==> flow/design.v <==
module im(clk, rst, address, inst);  
input clk, rst;
input [15:0] address;
output [15:0] inst;
parameter totalIM = 100;  
integer i;
reg [15:0] mem [0: totalIM - 1];  
reg [15:0] inst;
always @ (posedge clk or negedge rst)
begin
	if(~rst)
	begin
		mem[0] <= 16'hF120;  
		mem[2] <= 16'hF121;  
		mem[4] <= 16'h93FF;  
		mem[6] <= 16'h134C;  
		mem[8] <= 16'hF564;  
		mem[10] <= 16'hF155;  
		mem[12] <= 16'hFFF1;  
		mem[14] <= 16'hF487;  
		mem[16] <= 16'hF428;  
		mem[18] <= 16'h9402;  
		mem[20] <= 16'hA694;  
		mem[22] <= 16'hD696;  
		mem[24] <= 16'hC696;  
		mem[26] <= 16'h6704;  
		mem[28] <= 16'hFB10;  
		mem[30] <= 16'h5705;  
		mem[32] <= 16'hFB20;  
		mem[34] <= 16'h4702;  
		mem[36] <= 16'hF110;  
		mem[38] <= 16'hF110;  
		mem[40] <= 16'hC890;  
		mem[42] <= 16'hF880;  
		mem[44] <= 16'hD892;  
		mem[46] <= 16'hCA92;  
		mem[48] <= 16'hFCC0;  
		mem[50] <= 16'hFDD1;  
		mem[52] <= 16'hFCD0;  
		mem[54] <= 16'hEFFF;  
	end
	else
		inst <= mem[address];
	end
endmodule
# Tool chain data of im
# Tool output for the design above, in the order of the flow.
# Lines are those of the file above, counted from 1.
# Operators carry their Yosys type and port widths (W data, S select, Z words).
# Cell names lack the library's common part.
# A cell with n/a has no value.
# design
top_module	im
clock	clk
lib	sky130hd
pvt_corner	tt_025C_1v80

# Word level
# Source: Yosys, flattened and elaborated. Widths are those after wreduce. Registers that Yosys merges into a memory's read port (data or address) are not register bits. Print and check cells do not count. Equal cells are merged and count once.
# bits
register_bits	16
latchBits	0
ramBits	0
rom_bits	0
clocked_rd_ports_x_width	0
n_memories	0
input_bits	18
output_inout_bits	16
# op_classes
n_addsub	0
n_mul	0
n_div	0
n_cmp	0
eq_ne	99
n_shift	0
muxes	1
n_logic	0
n_reduce_logical	2
# ops
cell	n
$pmux W16 S99	1
$eq A7 B7 Y1 const B	36
$eq A7 B6 Y1 const B	32
$eq A7 B5 Y1 const B	16
$eq A7 B4 Y1 const B	8
$eq A7 B3 Y1 const B	4
$eq A7 B2 Y1 const B	2
$eq A7 B1 Y1 const B	1
$logic_not A7 Y1	1
$reduce_or A2 Y1	1

# Depth
# Longest topological path by Yosys (ltp), each cell counted once; first at word level (registers and memories cut), then after technology mapping (sequential cells cut; the memories' decode and read muxes count).
# logic_depth
depth_word	3
ABC_AREA	0
mapped_depth	7
mapped_depth_nobuf	5

# After synthesis
# Source: synth_stat.txt of the flow (Yosys; design flattened, memories mapped). It holds for the ABC_AREA given above (unset counts as 0); a run with the other value may have another netlist.
# Totals and module areas in this step are rounded.
# types
cell_type	n	type_area_um2
edfxtp_1	16	480.461
a21oi_1	21	105.101
nor2_1	17	63.811
nand2_1	16	60.058
buf_2	8	40.038
o21ai_0	8	40.038
nand2b_1	6	37.536
nand3_1	7	35.034
buf_6	3	33.782
o22ai_1	5	31.28
o32ai_1	3	26.275
a211oi_1	3	22.522
a22oi_1	3	22.522
o211ai_1	3	22.522
a31oi_4	1	21.27
nand4_1	3	18.768
xnor2_1	2	17.517
o21ai_1	3	15.014
# Not listed: further types 29, cells in them 37.
# synth_totals
cell_count	165
area_mm2	0.0013
ff_cells	16
buf_cells	18

# Path before layout
# Path of least setup slack by OpenSTA after synthesis, without wires, with an ideal clock, recovery checks aside; 20% of the period is set as input and as output delay. Where synthesis merged equal registers, the netlist keeps one of their names.
# synth_timing
kind	input to register
start	input address[2]
end	register inst[5]
clock_period_ns	2.36
input_delay_ns	0.472
t_first_pin_ns	0.472
arrival_time_ns	1.485
path_slack_ns	0.603
delay_ns	1.285
path_stages	6
synth_period_reached_ns	1.757
# "delay_ns" is the arrival time less input delay plus setup time.
# "path_stages" counts driving pins, that of a launching flip-flop among them; a cell with two outputs on the path counts twice.
# "synth_period_reached_ns" is the clock period less the worst setup slack; recovery checks do not enter. This is arithmetic on one report: input and output delays are still those of the set period (20% each).
# The rows between start and end are the longest chain of elaborated cells between them; the timing report does not say that the signal goes this way. Where chains are equally long, one stands for them.
# A line is the first line of the expression or statement that the cell stems from. Yosys adds cells for indexed reads and writes and turns some case tables into memories.
# synth_via
path_cell_list	buf_2 > nand3_1 > o211ai_1 > a311o_1 > a31oi_4 > o311ai_1
elab_chain_len	3
# synth_lines
item	line_no	rtl
start, declared	3	input [15:0] address;
$eq A7 B6 Y1	43	inst <= mem[address];
$reduce_or A2 Y1	n/a
$pmux W16 S99	43
end, assigned	43
end, declared	4	output [15:0] inst;

# Worst path after layout
# From the final timing report of stored run 1: the path of least setup slack in the routed layout; clock arrival at registers is part of the times.
# layout_timing
kind	input to register
start	input address[5]
end	register inst[5]
clock_period_ns	2.04
input_delay_ns	0.41
t_first_pin_ns	0.41
arrival_time_ns	1.52
path_slack_ns	0.51
path_stages	6
# The rows between start and end are the longest chain of elaborated cells between them; the timing report does not say that the signal goes this way. Where chains are equally long, one stands for them.
# layout_via
path_cell_list	buf_4 > mux2i_1 > o211ai_1 > a311o_1 > a31oi_4 > o311ai_2
elab_chain_len	3
# layout_lines
item	line_no	rtl
start, declared	3	input [15:0] address;
$eq A7 B6 Y1	43	inst <= mem[address];
$reduce_or A2 Y1	n/a
$pmux W16 S99	43
end, assigned	43
end, declared	4	output [15:0] inst;

==> runs of im <==
Flow measurements of im on sky130hd: 2 stored runs with different settings, listed in no order. Input and output delays are each 20% of the period that was set; the output load is 0.01 pF.
"period_less_ws_ns" = clock period - worst setup slack. The figure is calculated, with input and output delays left at 20% of the set period.
"worst_setup_path_time_ns" means the part of the period allowed to the worst setup path (the constraints hold back 20% at inputs and 20% at outputs) less its slack; where the path has registers, the arrival times of their clocks count too.
By "power_total_mw" is meant OpenSTA's value without simulated activity: inputs other than the clock are taken to toggle once in ten clock periods, and the tool carries that through the logic.
Measured values are rounded.

Stored run 1, flow files:
==> flow/run.sh <==
#!/bin/bash
# the make line also repeats the synthesis and layout settings of config.mk as NAME=value (left out here)
make -C /OpenROAD-flow-scripts/flow DESIGN_CONFIG=/design/flow/config.mk WORK_HOME=/design/flow/orfs CLKGATE_MAP_FILE= finish
==> flow/config.mk <==
export PLATFORM = sky130hd
export DESIGN_NAME = im
export DESIGN_NICKNAME = im
export VERILOG_FILES = /design/flow/design.v
export SDC_FILE = /design/flow/constraint.sdc
export NUM_CORES = 4
export LEC_CHECK = 0
export CAP_MARGIN = 20
export CORE_MARGIN = 9
export CORE_UTILIZATION = 20
export HOLD_SLACK_MARGIN = 0.13
export MAX_ROUTING_LAYER = met5
export SETUP_SLACK_MARGIN = 0.55
export SLEW_MARGIN = 20
==> flow/constraint.sdc <==
create_clock -name core_clock -period 2.04 [get_ports {clk}]
set_input_delay 0.4080 -clock core_clock [delete_from_list [all_inputs] [get_ports {clk}]]
set_output_delay 0.4080 -clock core_clock [all_outputs]
set_load 0.01 [all_outputs]

==> results of stored run 1, as CSV <==
result,value
hold_ws_ns,0.65
worst_setup_path_time_ns,1.13
critical_path_type,"input to register"
layout_stdcell_area_mm2,0.002
period_less_ws_ns,1.534
layout_utilization_frac,0.31
power_total_mw,0.96
die_area_mm2,0.01
timing.setup.tns_ns,0.000
final_setup_ws_ns,0.51
synth_chip_area_mm2,0.0013

Stored run 2, flow files:
==> flow/run.sh <==
#!/bin/bash
# the make line also repeats the synthesis and layout settings of config.mk as NAME=value (left out here)
make -C /OpenROAD-flow-scripts/flow DESIGN_CONFIG=/design/flow/config.mk WORK_HOME=/design/flow/orfs CLKGATE_MAP_FILE= finish
==> flow/config.mk <==
export PLATFORM = sky130hd
export DESIGN_NAME = im
export DESIGN_NICKNAME = im
export VERILOG_FILES = /design/flow/design.v
export SDC_FILE = /design/flow/constraint.sdc
export NUM_CORES = 4
export LEC_CHECK = 0
export ABC_AREA = 1
export CAP_MARGIN = 20
export CORE_MARGIN = 2
export CORE_UTILIZATION = 28
export GPL_ROUTABILITY_DRIVEN = 0
export HOLD_SLACK_MARGIN = 0.03
export MAX_ROUTING_LAYER = met5
export PLACE_DENSITY = 0.55
export SLEW_MARGIN = 20
export TNS_END_PERCENT = 55
==> flow/constraint.sdc <==
create_clock -name core_clock -period 1.87 [get_ports {clk}]
set_input_delay 0.3740 -clock core_clock [delete_from_list [all_inputs] [get_ports {clk}]]
set_output_delay 0.3740 -clock core_clock [all_outputs]
set_load 0.01 [all_outputs]

==> results of stored run 2, as CSV <==
result,value
hold_ws_ns,0.87
worst_setup_path_time_ns,1.28
critical_path_type,"input to register"
layout_stdcell_area_mm2,0.0022
period_less_ws_ns,1.653
layout_utilization_frac,0.54
power_total_mw,0.95
die_area_mm2,0.0048
timing.setup.tns_ns,0.000
final_setup_ws_ns,0.22
synth_chip_area_mm2,0.0012
